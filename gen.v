==> flow/design.v <==
module video(input clk, reset,
             input [1:0] pixelmem_data,
             output reg [16:0] pixelmem_address,
             output reg [1:0] dacout);
reg [31:0] counter;  
reg [16:0] line;  
reg [16:0] x;  
reg [16:0] pixelmem_address_pre;
always @(posedge clk)
begin
    if(reset == 1'b1)
    begin
            counter <= 32'b0;
            {line, pixelmem_address, 
            pixelmem_address_pre, x} <= 17'b0;
            dacout <= 2'b0;
    end
    else if(reset == 1'b0)
    begin
        counter <= counter + 1;
        if(counter <= 32'd46)
            dacout <= 2'b00;
        else if(counter > 32'd46)
        begin
            if(counter <= 32'd105)
            begin
                dacout <= 2'b01;
            end
            else if(counter <= 32'd620)
            begin
                    x <= x + 1;
                    if(((x > 17'd320) || (line > 17'd239)))
                    begin
                        pixelmem_address_pre <= pixelmem_address;
                        if(line > 17'd241) begin
                            dacout <= 2'b00;
                        end
                        else
                            dacout <= 2'b01;
                    end
                    else
                    begin
                        pixelmem_address <= (x + pixelmem_address_pre);
                        dacout <= pixelmem_data;
                    end
            end
            else if(counter < 32'd634)
            begin
                dacout <= 2'b01;
            end
            if(counter == 32'd634)
            begin
                x <= 17'd0;
                counter <= 32'd00;
                if(line == 17'd262)
                begin
                    line <= 17'd0;
                    pixelmem_address_pre <= 17'd0;
                end
                else
                    line <= line + 1;
            end
        end
    end
end
endmodule  
# Tool chain data of video
# What the tools print for video, step after step.
# Line numbers count from 1 in the design file above.
# Library cell names are shortened.
# Not given: --
# setup
top_module,video
clk_port,clk
lib,sky130hd
pvt_corner,tt_025C_1v80

# Elaborated design
# Yosys after proc, flatten, opt, wreduce and memory -nomap, before mapping. Memory bits, and registers merged into a memory's read port (data or address), are not among the register bits. Print and check cells are not counted. Equal cells are merged and count once.
# bits
wordCells,50
ff_bits,102
# classes
n_reduce_logical,9
compare,8
eq_ne,3
n_mux,17
bitwise,3
n_addsub,4
# ops
operator,count
17-bit 2-to-1 mux,9
32-bit 2-to-1 mux,3
17-bit by 1-bit adder with 17-bit output (second input constant),2
17-bit by 8-bit > comparator with 1-bit output (second input constant),2
32-bit by 1-bit adder with 32-bit output (second input constant),1
32-bit by 10-bit <= comparator with 1-bit output (second input constant),1
32-bit by 10-bit < comparator with 1-bit output (second input constant),1
32-bit by 10-bit == test with 1-bit output (second input constant),1
32-bit by 6-bit > comparator with 1-bit output (second input constant),1
32-bit by 6-bit <= comparator with 1-bit output (second input constant),1
32-bit by 7-bit <= comparator with 1-bit output (second input constant),1
17-bit adder,1
17-bit by 9-bit > comparator with 1-bit output (second input constant),1
17-bit by 9-bit == test with 1-bit output (second input constant),1
2-bit 2-to-1 mux,4
5-bit AND reduction,1
2-bit AND reduction,2
4-bit AND reduction,1
1-bit NOT,3
3-bit AND reduction,1
3-bit nonzero test,1
2-bit by 1-bit inequality test with 1-bit output (second input constant),1
2-bit nonzero test,1
2-bit OR reduction,1
1-bit logical OR,1
1-bit 2-to-1 mux,1

# Logic depth
# Longest topological path by Yosys (ltp), each cell counted once; first at word level (registers and memories cut), then after technology mapping (sequential cells cut; the memories' decode and read muxes count).
# logic_depth
ltp_word,7
ABC_AREA,0
depth_mapped,10

# After synthesis
# Source: synth_stat.txt of the flow (Yosys; design flattened, memories mapped). It holds for the ABC_AREA given above (unset counts as 0); a run with the other value may have another netlist.
# The area totals of this step are shown rounded.
# by_type
cell_type,count,type_area_um2
dfxtp_1,102,2.04E+03
nor2_1,111,416.65
xnor2_1,42,367.853
ha_1,25,312.8
mux2i_1,25,250.24
xor2_1,24,210.202
nand2_1,33,123.869
nor4_1,19,118.864
a21oi_1,22,110.106
nand3_1,21,105.101
nand4_1,16,100.096
nor3_1,18,90.086
o21ai_0,18,90.086
a211oi_1,9,67.565
inv_1,18,67.565
and3_1,10,62.56
nand3b_1,8,60.058
or3_1,8,50.048
# Not listed: further types 44, cells in them 90.
# synth_totals
yosys_area_um2,5400
ffs,102
stdcells,619
buf_cells,22
sequential_area_um2,2000

# Path before layout
# Path of least setup slack by OpenSTA after synthesis, without wires, with an ideal clock, recovery checks aside; 20% of the period is set as input and as output delay. Where synthesis merged equal registers, the netlist keeps one of their names.
# synth_path
path_type,flip-flop to flip-flop
from,register x[0]
to,register pixelmem_address[16]
path_stages,11
clock_period_ns,4.13
t_arrival_ns,2.123
launch_ns,0.000
path_delay_ns,2.215
setup_slack_ns,1.915
path_buffers,0
synth_period_reached_ns,2.215
# "path_delay_ns" = arrival - input delay + setup time.
# "path_stages": output pins that drive a net of the path, with the launching flip-flop's if there is one; two outputs of one cell count as two.
# "synth_period_reached_ns" is the clock period less the worst setup slack; recovery checks do not enter. This is arithmetic on one report: input and output delays are still those of the set period (20% each).
# The rows between start and end are the longest chain of elaborated cells between them; the timing report does not say that the signal goes this way. Where chains are equally long, one stands for them.
# Each line given opens the expression or statement behind the cell; cells for indexed reads and writes are added by Yosys, which also makes memories of some case tables.
# synth_via
path_cell_list,dfxtp_1 > ha_1 > inv_1 > fa_1 > nor2b_1 > o31a_1 > o41ai_1 > a211oi_1 > nor3_1 > nor4_1 > nor4_1
elab_chain_cells,4
# synth_rtl
element,line_no,source
from (decl),7,reg [16:0] x;
from (assign),31,x <= x + 1;
from (assign),53,x <= 17'd0;
17-bit by 9-bit > comparator with 1-bit output,32,if(((x > 17'd320) || (line > 17'd239)))
1-bit logical OR,32,
1-bit NOT,--,
5-bit AND reduction,--,
to (assign),43,pixelmem_address <= (x + pixelmem_address_pre);
to (decl),3,"output reg [16:0] pixelmem_address,"

Ticket comment

Settings of 2 stored flow runs for module video (sky130hd), not sorted in any way. The constraints put input and output delay at 20% of the set period each and load the outputs with 0.01 pF.

Run 1, flow files:
==> flow/run.sh <==
#!/bin/bash
# the make line also repeats the synthesis and layout settings of config.mk as NAME=value (left out here)
make -C /OpenROAD-flow-scripts/flow DESIGN_CONFIG=/design/flow/config.mk WORK_HOME=/design/flow/orfs CLKGATE_MAP_FILE= finish
==> flow/config.mk <==
export PLATFORM = sky130hd
export DESIGN_NAME = video
export DESIGN_NICKNAME = video
export VERILOG_FILES = /design/flow/design.v
export SDC_FILE = /design/flow/constraint.sdc
export NUM_CORES = 4
export LEC_CHECK = 0
export CAP_MARGIN = 20
export CELL_PAD_IN_SITES_DETAIL_PLACEMENT = 2
export CELL_PAD_IN_SITES_GLOBAL_PLACEMENT = 3
export CORE_MARGIN = 10
export CORE_UTILIZATION = 43
export CTS_CLUSTER_DIAMETER = 235
export GPL_ROUTABILITY_DRIVEN = 0
export PLACE_DENSITY_LB_ADDON = 0.26
export SLEW_MARGIN = 25
==> flow/constraint.sdc <==
create_clock -name core_clock -period 1.58 [get_ports {clk}]
set_input_delay 0.3160 -clock core_clock [delete_from_list [all_inputs] [get_ports {clk}]]
set_output_delay 0.3160 -clock core_clock [all_outputs]
set_load 0.01 [all_outputs]

Run 1: incomplete, placement halted on DPL-0033

Run 2, flow files:
==> flow/run.sh <==
#!/bin/bash
# the make line also repeats the synthesis and layout settings of config.mk as NAME=value (left out here)
make -C /OpenROAD-flow-scripts/flow DESIGN_CONFIG=/design/flow/config.mk WORK_HOME=/design/flow/orfs CLKGATE_MAP_FILE= finish
==> flow/config.mk <==
export PLATFORM = sky130hd
export DESIGN_NAME = video
export DESIGN_NICKNAME = video
export VERILOG_FILES = /design/flow/design.v
export SDC_FILE = /design/flow/constraint.sdc
export NUM_CORES = 4
export LEC_CHECK = 0
export CAP_MARGIN = 20
export CELL_PAD_IN_SITES_GLOBAL_PLACEMENT = 1
export CORE_ASPECT_RATIO = 1.48
export CORE_MARGIN = 2
export CORE_UTILIZATION = 72
export CTS_CLUSTER_SIZE = 46
export MAX_ROUTING_LAYER = met5
export PLACE_DENSITY_LB_ADDON = 0.1
export SETUP_SLACK_MARGIN = 0.34
export SLEW_MARGIN = 20
export TNS_END_PERCENT = 30
==> flow/constraint.sdc <==
create_clock -name core_clock -period 1.26 [get_ports {clk}]
set_input_delay 0.2520 -clock core_clock [delete_from_list [all_inputs] [get_ports {clk}]]
set_output_delay 0.2520 -clock core_clock [all_outputs]
set_load 0.01 [all_outputs]

Run 2: incomplete, placement halted on FLW-0024
